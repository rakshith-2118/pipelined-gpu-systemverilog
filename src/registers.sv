==> flow/design.v <==
`default_nettype none
`timescale 1ns/1ns
module registers #(
    parameter THREADS_PER_BLOCK = 4,
    parameter THREAD_ID = 0,
    parameter DATA_BITS = 8
) (
    input wire clk,
    input wire reset,
    input wire enable,  
    input wire [DATA_BITS-1:0] block_id,
    input wire [3:0] decoded_rd_address,
    input wire [3:0] decoded_rs_address,
    input wire [3:0] decoded_rt_address,
    input wire decoded_reg_write_enable,
    input wire [DATA_BITS-1:0] reg_write_data,
    output wire [DATA_BITS-1:0] rs,
    output wire [DATA_BITS-1:0] rt
);
    reg [DATA_BITS-1:0] register_file[15:0];
	 assign rs = register_file[decoded_rs_address];
    assign rt = register_file[decoded_rt_address];
	 always @(posedge clk) begin
        if (reset) begin
            for (integer i = 0; i < 16; i = i + 1) begin
                register_file[i] <= '0;
            end
            register_file[14] <= THREADS_PER_BLOCK[7:0];   
            register_file[15] <= THREAD_ID[7:0];           
        end
        else if (enable) begin
            register_file[13] <= block_id;
            if (decoded_reg_write_enable && (decoded_rd_address < 13)) begin
                register_file[decoded_rd_address] <= reg_write_data;
            end
        end
    end
endmodule
From RTL to reports: registers --
The steps from the RTL of registers to its reports follow in flow order. Line numbers count from 1 in the design file above. Operators carry their Yosys type and port widths (W data, S select, Z words). Cell names lack the library's common part. The mark -- stands for no value.
Inputs: design top registers, clock port clk, cell library sky130hd, corner tt_025C_1v80

After elaboration --
Counts by Yosys on the flattened word-level netlist (proc, flatten, opt, wreduce; memories kept). Register bits leave out memories and registers merged into their read ports (data or address); mux counts leave out enables and synchronous resets folded into registers. Print and check cells are left out. Memory sizes are those after Yosys's memory passes, which may raise the word count (mostly to a power of two), join words into wider ones and drop unused or constant bits.
Word-level totals: register bits after elaboration 0, bits in writable memories 128, memories 1, bits of input ports 32, output and inout bits 16
Operators by class: order comparisons 1, multiplexer cells 17, bitwise operators 3, reductions and logical operators 1
Memories:
- register_file | words 16, width 8, line 20 | reg [DATA_BITS-1:0] register_file[15:0];
Operators by type and width (count):
- $mux W8 | 8
- $mux W4 | 3
- $mux W1 | 6
- $lt A4 B4 Y1 const B | 1
- $or A1 B1 Y1 | 3
- $logic_and A1 B1 Y1 | 1

Longest topological paths --
Depth = most cells in a row (Yosys ltp): at word level without a register or memory, in the mapped netlist without a sequential cell, where the memories' decode and read muxes count.
Logic depth: depth after elaboration 5, ABC_AREA 0, gate-level depth with buffers 6, gate-level depth less buffers 3

Netlist --
Source: synth_stat.txt of the flow (Yosys; design flattened, memories mapped). It holds for the ABC_AREA given above (unset counts as 0); a run with the other value may have another netlist. The area totals of this step are shown rounded.
Cell types:
- edfxtp_1 | count 128, area in all 3.84E+03 µm²
- mux4_2 | count 36, area in all 810.778 µm²
- mux4_1 | count 26, area in all 683.155 µm²
- nor2_1 | count 93, area in all 349.085 µm²
- a22oi_1 | count 32, area in all 240.23 µm²
- nand2_1 | count 48, area in all 180.173 µm²
- and2_1 | count 19, area in all 118.864 µm²
- a21o_1 | count 12, area in all 90.086 µm²
- buf_12 | count 4, area in all 80.077 µm²
- buf_6 | count 6, area in all 67.565 µm²
- mux4_4 | count 2, area in all 50.048 µm²
- buf_2 | count 9, area in all 45.043 µm²
- clkbuf_1 | count 12, area in all 45.043 µm²
- bufbuf_8 | count 2, area in all 37.536 µm²
- nor2_2 | count 6, area in all 37.536 µm²
- nor2b_1 | count 6, area in all 37.536 µm²
- clkdlybuf4s25_2 | count 2, area in all 20.019 µm²
- nand3b_4 | count 1, area in all 20.019 µm²
Other cell types: 13; their cells: 18.
Synthesis totals: cells in the netlist 462, synthesis area 6875 µm², sequential area 3844 µm², flip-flops 128, buffer cells 40

Timing after synthesis --
Path of least setup slack by OpenSTA after synthesis, without wires, with an ideal clock, recovery checks aside; 20% of the period is set as input and as output delay. Where synthesis merged equal registers, the netlist keeps one of their names.
Timing after synthesis: path kind in2out, start input decoded_rs_address[0], end output rs[5], period 2.92 ns, external input delay 0.584 ns, time at the first pin 0.584 ns, data arrival time 1.658 ns, required time 2.336 ns, setup slack 0.678 ns, path delay 1.074 ns, stages on the path 5, path buffers 2, synthesis period reached 2.242 ns
"path delay" = arrival - input delay + setup time. A path that ends at an output port has no setup time. "stages on the path" counts driving pins, that of a launching flip-flop among them; a cell with two outputs on the path counts twice. "synthesis period reached" is the clock period less the worst setup slack; recovery checks do not enter. This is arithmetic on one report: input and output delays are still those of the set period (20% each). The rows between start and end are the longest chain of elaborated cells between them; the timing report does not say that the signal goes this way. Where chains are equally long, one stands for them. A line is the first line of the expression or statement that the cell stems from. Yosys adds cells for indexed reads and writes and turns some case tables into memories. The chain passes a memory read, where the word-level depth is cut; so it can be longer than that depth.
Between the ends, after synthesis: path through buf_6 > buf_4 > mux4_2 > a22oi_1 > nand2_1, length of the longest elaborated chain 1, elaborated cells between the ends (all ways) 1
RTL lines, path after synthesis:
- start, declared | line 13 | input wire [3:0] decoded_rs_address,
- $mem_v2 Z16 W8 | line 20 | reg [DATA_BITS-1:0] register_file[15:0];
- end, declared | line 17 | output wire [DATA_BITS-1:0] rs,

Path in the finished layout --
Path of least setup slack in the final report of entry A (OpenROAD, finished layout, wires in). Where an end is a register, its clock arrival counts in the times.
Timing post-layout: path kind reg2out, start memory register_file[2][0], end output rt[0], period 1.92 ns, time at the first pin 0.43 ns, data arrival time 2.00 ns, required time 1.54 ns, setup slack -0.46 ns, stages on the path 5, path buffers 1
The rows between start and end are the longest chain of elaborated cells between them; the timing report does not say that the signal goes this way. Where chains are equally long, one stands for them. The chain passes a memory read, where the word-level depth is cut; so it can be longer than that depth.
Between the ends, post-layout: path through edfxtp_1 > mux4_4 > a22oi_2 > nand2_1 > buf_2, length of the longest elaborated chain 1, elaborated cells between the ends (all ways) 1
RTL lines, path post-layout:
- start, declared | line 20 | reg [DATA_BITS-1:0] register_file[15:0];
- $mem_v2 Z16 W8 | line 20
- end, declared | line 18 | output wire [DATA_BITS-1:0] rt

Appendix: measured runs

Record of 2 stored runs of the RTL-to-layout flow on registers, platform sky130hd. The runs are unordered. Constraints: input delay and output delay 20% of the set period each, output load 0.01 pF.
By "reached clock period" is meant the clock period of the run minus its worst setup slack. This is arithmetic on one report: input and output delays are still those of the set period (20% each).
"critical path time" = time allowed to the worst setup path (clock period - input delay - output delay, where it has them) - its slack; a late launch clock adds to it, a late capture clock takes from it.
"total power of the final layout" rests on the timing tool's default activity at the inputs, not on a simulated workload.
The results are shown rounded.

[entry A] flow files
==> flow/run.sh <==
#!/bin/bash
# the make line also repeats the synthesis and layout settings of config.mk as NAME=value (left out here)
make -C /OpenROAD-flow-scripts/flow DESIGN_CONFIG=/design/flow/config.mk WORK_HOME=/design/flow/orfs CLKGATE_MAP_FILE= finish
==> flow/config.mk <==
export PLATFORM = sky130hd
export DESIGN_NAME = registers
export DESIGN_NICKNAME = registers
export VERILOG_FILES = /design/flow/design.v
export SDC_FILE = /design/flow/constraint.sdc
export NUM_CORES = 4
export LEC_CHECK = 0
export CAP_MARGIN = 20
export CELL_PAD_IN_SITES_DETAIL_PLACEMENT = 1
export CORE_MARGIN = 2
export CORE_UTILIZATION = 57
export CTS_CLUSTER_SIZE = 18
export GPL_TIMING_DRIVEN = 1
export PLACE_DENSITY_LB_ADDON = 0.15
export SETUP_SLACK_MARGIN = 0.26
export SLEW_MARGIN = 40
==> flow/constraint.sdc <==
create_clock -name core_clock -period 1.92 [get_ports {clk}]
set_input_delay 0.3840 -clock core_clock [delete_from_list [all_inputs] [get_ports {clk}]]
set_output_delay 0.3840 -clock core_clock [all_outputs]
set_load 0.01 [all_outputs]

[entry A] result: worst hold slack in the final report 0.606 ns; reached clock period 2.383 ns; total power of the final layout 7362 µW; final design utilization 74.2 %; total negative slack on setup checks -5.419 ns; critical path time 2.00 ns; class of the worst setup path reg2out; chip area in the Yosys report 6875 µm²; standard-cell area after routing 8837 µm²; worst setup slack after layout -0.463 ns; area of the die 12960 µm²

[entry B] flow files
==> flow/run.sh <==
#!/bin/bash
# the make line also repeats the synthesis and layout settings of config.mk as NAME=value (left out here)
make -C /OpenROAD-flow-scripts/flow DESIGN_CONFIG=/design/flow/config.mk WORK_HOME=/design/flow/orfs CLKGATE_MAP_FILE= finish
==> flow/config.mk <==
export PLATFORM = sky130hd
export DESIGN_NAME = registers
export DESIGN_NICKNAME = registers
export VERILOG_FILES = /design/flow/design.v
export SDC_FILE = /design/flow/constraint.sdc
export NUM_CORES = 4
export LEC_CHECK = 0
export ABC_AREA = 1
export CAP_MARGIN = 20
export CELL_PAD_IN_SITES_DETAIL_PLACEMENT = 0
export CORE_MARGIN = 5
export CORE_UTILIZATION = 60
export CTS_CLUSTER_DIAMETER = 112
export CTS_CLUSTER_SIZE = 11
export GPL_ROUTABILITY_DRIVEN = 0
export PLACE_DENSITY_LB_ADDON = 0.11
export SETUP_SLACK_MARGIN = -0.06
export SLEW_MARGIN = 20
==> flow/constraint.sdc <==
create_clock -name core_clock -period 1.75 [get_ports {clk}]
set_input_delay 0.3500 -clock core_clock [delete_from_list [all_inputs] [get_ports {clk}]]
set_output_delay 0.3500 -clock core_clock [all_outputs]
set_load 0.01 [all_outputs]

[entry B] result: worst hold slack in the final report 0.569 ns; reached clock period 1.939 ns; total power of the final layout 8391 µW; final design utilization 83.5 %; total negative slack on setup checks -1.468 ns; critical path time 1.24 ns; class of the worst setup path in2out; chip area in the Yosys report 7516 µm²; standard-cell area after routing 10160 µm²; worst setup slack after layout -0.189 ns; area of the die 14860 µm²
