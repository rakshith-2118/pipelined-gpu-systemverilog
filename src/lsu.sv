==> flow/design.v <==
`default_nettype none
`timescale 1ns/1ns
module lsu (
    input wire clk,
    input wire reset,
    input wire enable,  
    input wire decoded_mem_read_enable,
    input wire decoded_mem_write_enable,
    input wire [7:0] rs,
    input wire [7:0] rt,
    output reg mem_read_valid,
    output reg [7:0] mem_read_address,
    input wire mem_read_ready,
    input wire [7:0] mem_read_data,
    output reg mem_write_valid,
    output reg [7:0] mem_write_address,
    output reg [7:0] mem_write_data,
    input wire mem_write_ready,
	 output reg lsu_waiting,
    output reg [7:0] lsu_out
);
    localparam IDLE = 2'b00, REQUESTING = 2'b01, WAITING = 2'b10, DONE = 2'b11;
	 reg [1:0] lsu_state;
    always @(posedge clk) begin
        if (reset) begin
				lsu_waiting <= 0;
            lsu_state <= IDLE;
            lsu_out <= 0;
            mem_read_valid <= 0;
            mem_read_address <= 0;
            mem_write_valid <= 0;
            mem_write_address <= 0;
            mem_write_data <= 0;
        end else if (enable) begin
            if (decoded_mem_read_enable) begin 
                case (lsu_state)
                    IDLE: begin
                        lsu_state <= REQUESTING;
								lsu_waiting <= 0;
                    end
                    REQUESTING: begin 
                        mem_read_valid <= 1;
                        mem_read_address <= rs;
                        lsu_state <= WAITING;
								lsu_waiting <= 1;
                    end
                    WAITING: begin
                        if (mem_read_ready == 1) begin
                            mem_read_valid <= 0;
                            lsu_out <= mem_read_data;
                            lsu_state <= DONE;
									 lsu_waiting <= 1;
                        end
                    end
                    DONE: begin 
                        lsu_state <= IDLE;
								lsu_waiting <= 0;
                    end
                endcase
            end
            if (decoded_mem_write_enable) begin 
                case (lsu_state)
                    IDLE: begin
                        lsu_state <= REQUESTING;
								lsu_waiting <= 0;
                    end
                    REQUESTING: begin 
                        mem_write_valid <= 1;
                        mem_write_address <= rs;
                        mem_write_data <= rt;
                        lsu_state <= WAITING;
								lsu_waiting <= 1;
                    end
                    WAITING: begin
                        if (mem_write_ready) begin
                            mem_write_valid <= 0;
                            lsu_state <= DONE;
									 lsu_waiting <= 1;
                        end
                    end
                    DONE: begin 
								lsu_state <= IDLE;
								lsu_waiting <= 0;
                    end
                endcase
            end
			end else begin
				lsu_waiting <= 0;
			end
    end
endmodule
# ---- From RTL to reports: lsu
# The steps from the RTL of lsu to its reports follow in flow order.
# Lines are those of the file above, counted from 1.
# Operators: Yosys type, input widths -> output width; for muxes data width and select width s.
# Not given: n/a
dict set report setup {
  top_module {lsu}
  clk_port {clk}
  lib {sky130hd}
  corner {tt_025C_1v80}
}

# ---- After elaboration
# Source: Yosys, flattened and elaborated, memories not mapped. Widths are those after wreduce. Registers that Yosys merges into a memory's read port (data or address) are not register bits. Print and check cells do not count. Equal cells are merged and count once.
dict set report classes {
  multipliers 0
  mux 16
  compare 0
  bitwise 1
  reduce_and_logical 9
  shift 0
  add_sub_neg 0
  n_div 0
  n_eq 5
}
# cell n
set ops {}
lappend ops {{$pmux 2 s4} 2}
lappend ops {{$reduce_and 4->1} 3}
lappend ops {{$mux 2} 4}
lappend ops {{$reduce_and 3->1} 2}
lappend ops {{$pmux 1 s3} 2}
lappend ops {{$mux 1} 6}
lappend ops {{$eq 2x2->1 const B} 2}
lappend ops {{$ne 2x2->1 const B} 2}
lappend ops {{$reduce_or 2->1} 2}
lappend ops {{$pmux 1 s2} 2}
lappend ops {{$eq 2x1->1 const B} 1}
lappend ops {{$logic_not 2->1} 1}
lappend ops {{$reduce_bool 2->1} 1}
lappend ops {{$not 1->1} 1}
dict set report word_totals {
  output_inout_bits 35
  latch_bits 0
  memories 0
  mem_bits_rw 0
  reg_bits 37
  clocked_rd_ports_x_width 0
  elab_cells 39
  input_bits 31
  mem_bits_ro 0
}

# ---- Depth
# Depth = most cells in a row (Yosys ltp): at word level without a register or memory, in the mapped netlist without a sequential cell, where the memories' decode and read muxes count.
dict set report depth {
  word_depth 7
  abc_area 0
  depth_mapped 6
}

# ---- Mapped cells and area
# The flow's flattened synthesis, as Yosys stat reports it; memories are mapped. The netlist is that of the ABC_AREA named above (0 if unset); the other value can give another one.
# Totals and module areas in this step are rounded.
# cell n
set types {}
lappend types {sky130_fd_sc_hd__dfxtp_1 39}
lappend types {sky130_fd_sc_hd__nand2_1 65}
lappend types {sky130_fd_sc_hd__a21oi_1 23}
lappend types {sky130_fd_sc_hd__a21oi_2 10}
lappend types {sky130_fd_sc_hd__buf_4 5}
lappend types {sky130_fd_sc_hd__a2bb2oi_1 3}
lappend types {sky130_fd_sc_hd__buf_2 5}
lappend types {sky130_fd_sc_hd__nand3_2 2}
lappend types {sky130_fd_sc_hd__and3_1 3}
lappend types {sky130_fd_sc_hd__nor2_1 5}
lappend types {sky130_fd_sc_hd__a22oi_1 2}
lappend types {sky130_fd_sc_hd__nand4_2 1}
lappend types {sky130_fd_sc_hd__o22ai_1 2}
lappend types {sky130_fd_sc_hd__buf_6 1}
lappend types {sky130_fd_sc_hd__clkbuf_1 3}
lappend types {sky130_fd_sc_hd__mux2i_1 1}
lappend types {sky130_fd_sc_hd__a211o_1 1}
lappend types {sky130_fd_sc_hd__and4_1 1}
# Other cell types: 7; their cells: 8.
dict set report mapped {
  mapped_area_um2 1510
  n_buf 14
  mapped_cells 180
  ffs 39
}

# ---- Path before layout
# Source: OpenSTA report_checks on the synthesized netlist (no wires, ideal clock, input and output delay 20% of the period each), path of least setup slack; recovery checks are left aside. Register names are those of the netlist, which keeps one name where synthesis merged equal registers.
dict set report synth_path {
  kind {flip-flop to flip-flop}
  from {register lsu_state}
  to {register mem_write_data[3]}
  setup_time_ps 135
  delay_ps 1106
  arrival_ps 971
  t_first_pin_ps 0
  path_stages 7
  slack_ps -26
  period_ps 1080
  required_time_ps 945
  synth_period_reached_ps 1106
}
# "delay_ps" = arrival - input delay + setup time.
# "path_stages" counts driving pins, that of a launching flip-flop among them; a cell with two outputs on the path counts twice.
# "synth_period_reached_ps" is the clock period less the worst setup slack; recovery checks do not enter. This is arithmetic on one report: input and output delays are still those of the set period (20% each).
# Where an end lacks its bit number, it is one bit of the signal, or one of the new flip-flops if synthesis recoded a state register.
# The rows between start and end are the longest chain of elaborated cells between them; the timing report does not say that the signal goes this way. Where chains are equally long, one stands for them.
# Each line given opens the expression or statement behind the cell; cells for indexed reads and writes are added by Yosys, which also makes memories of some case tables.
# At most two assigning lines are given for a register; there are more.
dict set report synth_between {
  cell_sequence {sky130_fd_sc_hd__dfxtp_1 sky130_fd_sc_hd__buf_4 sky130_fd_sc_hd__and3_1 sky130_fd_sc_hd__buf_4 sky130_fd_sc_hd__buf_6 sky130_fd_sc_hd__nand2_1 sky130_fd_sc_hd__a21oi_2}
  elab_chain_cells 2
  cells_between 2
  classes_between {1 x eq/ne; 1 x reduce/logical}
}
# element line_no
set synth_lines {}
lappend synth_lines {{from (decl)} 23} ;# reg [1:0] lsu_state;
lappend synth_lines {{from (assign)} 27} ;# lsu_state <= IDLE;
lappend synth_lines {{from (assign)} 38} ;# lsu_state <= REQUESTING;
lappend synth_lines {{$eq 2x1->1} 62} ;# case (lsu_state)
lappend synth_lines {{$reduce_and 3->1} n/a}
lappend synth_lines {{to (assign)} 33} ;# mem_write_data <= 0;
lappend synth_lines {{to (assign)} 70} ;# mem_write_data <= rt;
lappend synth_lines {{to (decl)} 17} ;# output reg [7:0] mem_write_data,

# ---- Path in the finished layout
# Path of least setup slack in the final report of job 1 (OpenROAD, finished layout, wires in). Where an end is a register, its clock arrival counts in the times.
# The report prints the path's times to 10 ps; the period is as set.
dict set report layout_path {
  kind {flip-flop to output port}
  from {register mem_write_address[1]}
  to {output port mem_write_address[1]}
  t_first_pin_ps 290
  output_delay_ps 230
  path_stages 2
  required_time_ps 920
  period_ps 1150
  slack_ps 40
  arrival_ps 880
}
dict set report layout_between {
  cell_sequence {sky130_fd_sc_hd__dfxtp_1 sky130_fd_sc_hd__clkdlybuf4s15_1}
  elab_chain_cells 0
  cells_between 0
  cone_lines 0
}
# element line_no
set layout_lines {}
lappend layout_lines {{from (decl)} 16} ;# output reg [7:0] mem_write_address,
lappend layout_lines {{from (assign)} 32} ;# mem_write_address <= 0;
lappend layout_lines {{from (assign)} 69} ;# mem_write_address <= rs;
lappend layout_lines {{to (decl)} 16}

Record of 2 stored runs of the RTL-to-layout flow on lsu, platform sky130hd. The runs are unordered. Constraints: input delay and output delay 20% of the set period each, output load 0.01 pF.
"achievedPeriod_ps": clock period set for the run, less the worst setup slack. It is reckoned from that one timing run; input and output delays stay at 20% of the period that was set.
By "worst_setup_path_time_ps" is meant the share of the clock period that the worst setup path is allowed (20% is reserved at inputs, 20% at outputs), minus its slack. Clock arrival times at its registers enter into it.
"power_total_uw": no workload was simulated; the value follows from the tool's default switching activity.
"worst_setup_path_time_ps" is known to 10 ps.
The results are shown rounded.

[flow] job 1: files
==> flow/run.sh <==
#!/bin/bash
# the make line also repeats the synthesis and layout settings of config.mk as NAME=value (left out here)
make -C /OpenROAD-flow-scripts/flow DESIGN_CONFIG=/design/flow/config.mk WORK_HOME=/design/flow/orfs CLKGATE_MAP_FILE= finish
==> flow/config.mk <==
export PLATFORM = sky130hd
export DESIGN_NAME = lsu
export DESIGN_NICKNAME = lsu
export VERILOG_FILES = /design/flow/design.v
export SDC_FILE = /design/flow/constraint.sdc
export NUM_CORES = 4
export LEC_CHECK = 0
export CAP_MARGIN = 20
export CORE_MARGIN = 10
export CORE_UTILIZATION = 26
export PLACE_DENSITY_LB_ADDON = 0.15
export SLEW_MARGIN = 20
==> flow/constraint.sdc <==
create_clock -name core_clock -period 1.15 [get_ports {clk}]
set_input_delay 0.2300 -clock core_clock [delete_from_list [all_inputs] [get_ports {clk}]]
set_output_delay 0.2300 -clock core_clock [all_outputs]
set_load 0.01 [all_outputs]

[flow] job 1: metrics
[metrics] worst_setup_path_time_ps = 880
[metrics] worst_setup_path_type = flip-flop to output port
[metrics] achievedPeriod_ps = 1105
[metrics] finish.stdcell_area_um2 = 2380
[metrics] synth_chip_area_um2 = 1510
[metrics] final_hold_ws_ps = 416
[metrics] util_frac = 0.428
[metrics] setupTns_ps = 0
[metrics] power_total_uw = 2670
[metrics] dieArea_um2 = 9270
[metrics] worst_setup_slack_ps = 45

[flow] job 2: files
==> flow/run.sh <==
#!/bin/bash
# the make line also repeats the synthesis and layout settings of config.mk as NAME=value (left out here)
make -C /OpenROAD-flow-scripts/flow DESIGN_CONFIG=/design/flow/config.mk WORK_HOME=/design/flow/orfs CLKGATE_MAP_FILE= finish
==> flow/config.mk <==
export PLATFORM = sky130hd
export DESIGN_NAME = lsu
export DESIGN_NICKNAME = lsu
export VERILOG_FILES = /design/flow/design.v
export SDC_FILE = /design/flow/constraint.sdc
export NUM_CORES = 4
export LEC_CHECK = 0
export ABC_AREA = 1
export CAP_MARGIN = 20
export CELL_PAD_IN_SITES_DETAIL_PLACEMENT = 2
export CORE_ASPECT_RATIO = 1.82
export CORE_MARGIN = 10
export CORE_UTILIZATION = 53
export GPL_ROUTABILITY_DRIVEN = 1
export GPL_TIMING_DRIVEN = 1
export MAX_ROUTING_LAYER = met4
export PLACE_DENSITY_LB_ADDON = 0.25
export SETUP_SLACK_MARGIN = 0.01
export SLEW_MARGIN = 35
==> flow/constraint.sdc <==
create_clock -name core_clock -period 1.67 [get_ports {clk}]
set_input_delay 0.3340 -clock core_clock [delete_from_list [all_inputs] [get_ports {clk}]]
set_output_delay 0.3340 -clock core_clock [all_outputs]
set_load 0.01 [all_outputs]

[flow] job 2: unfinished; tool error in placement
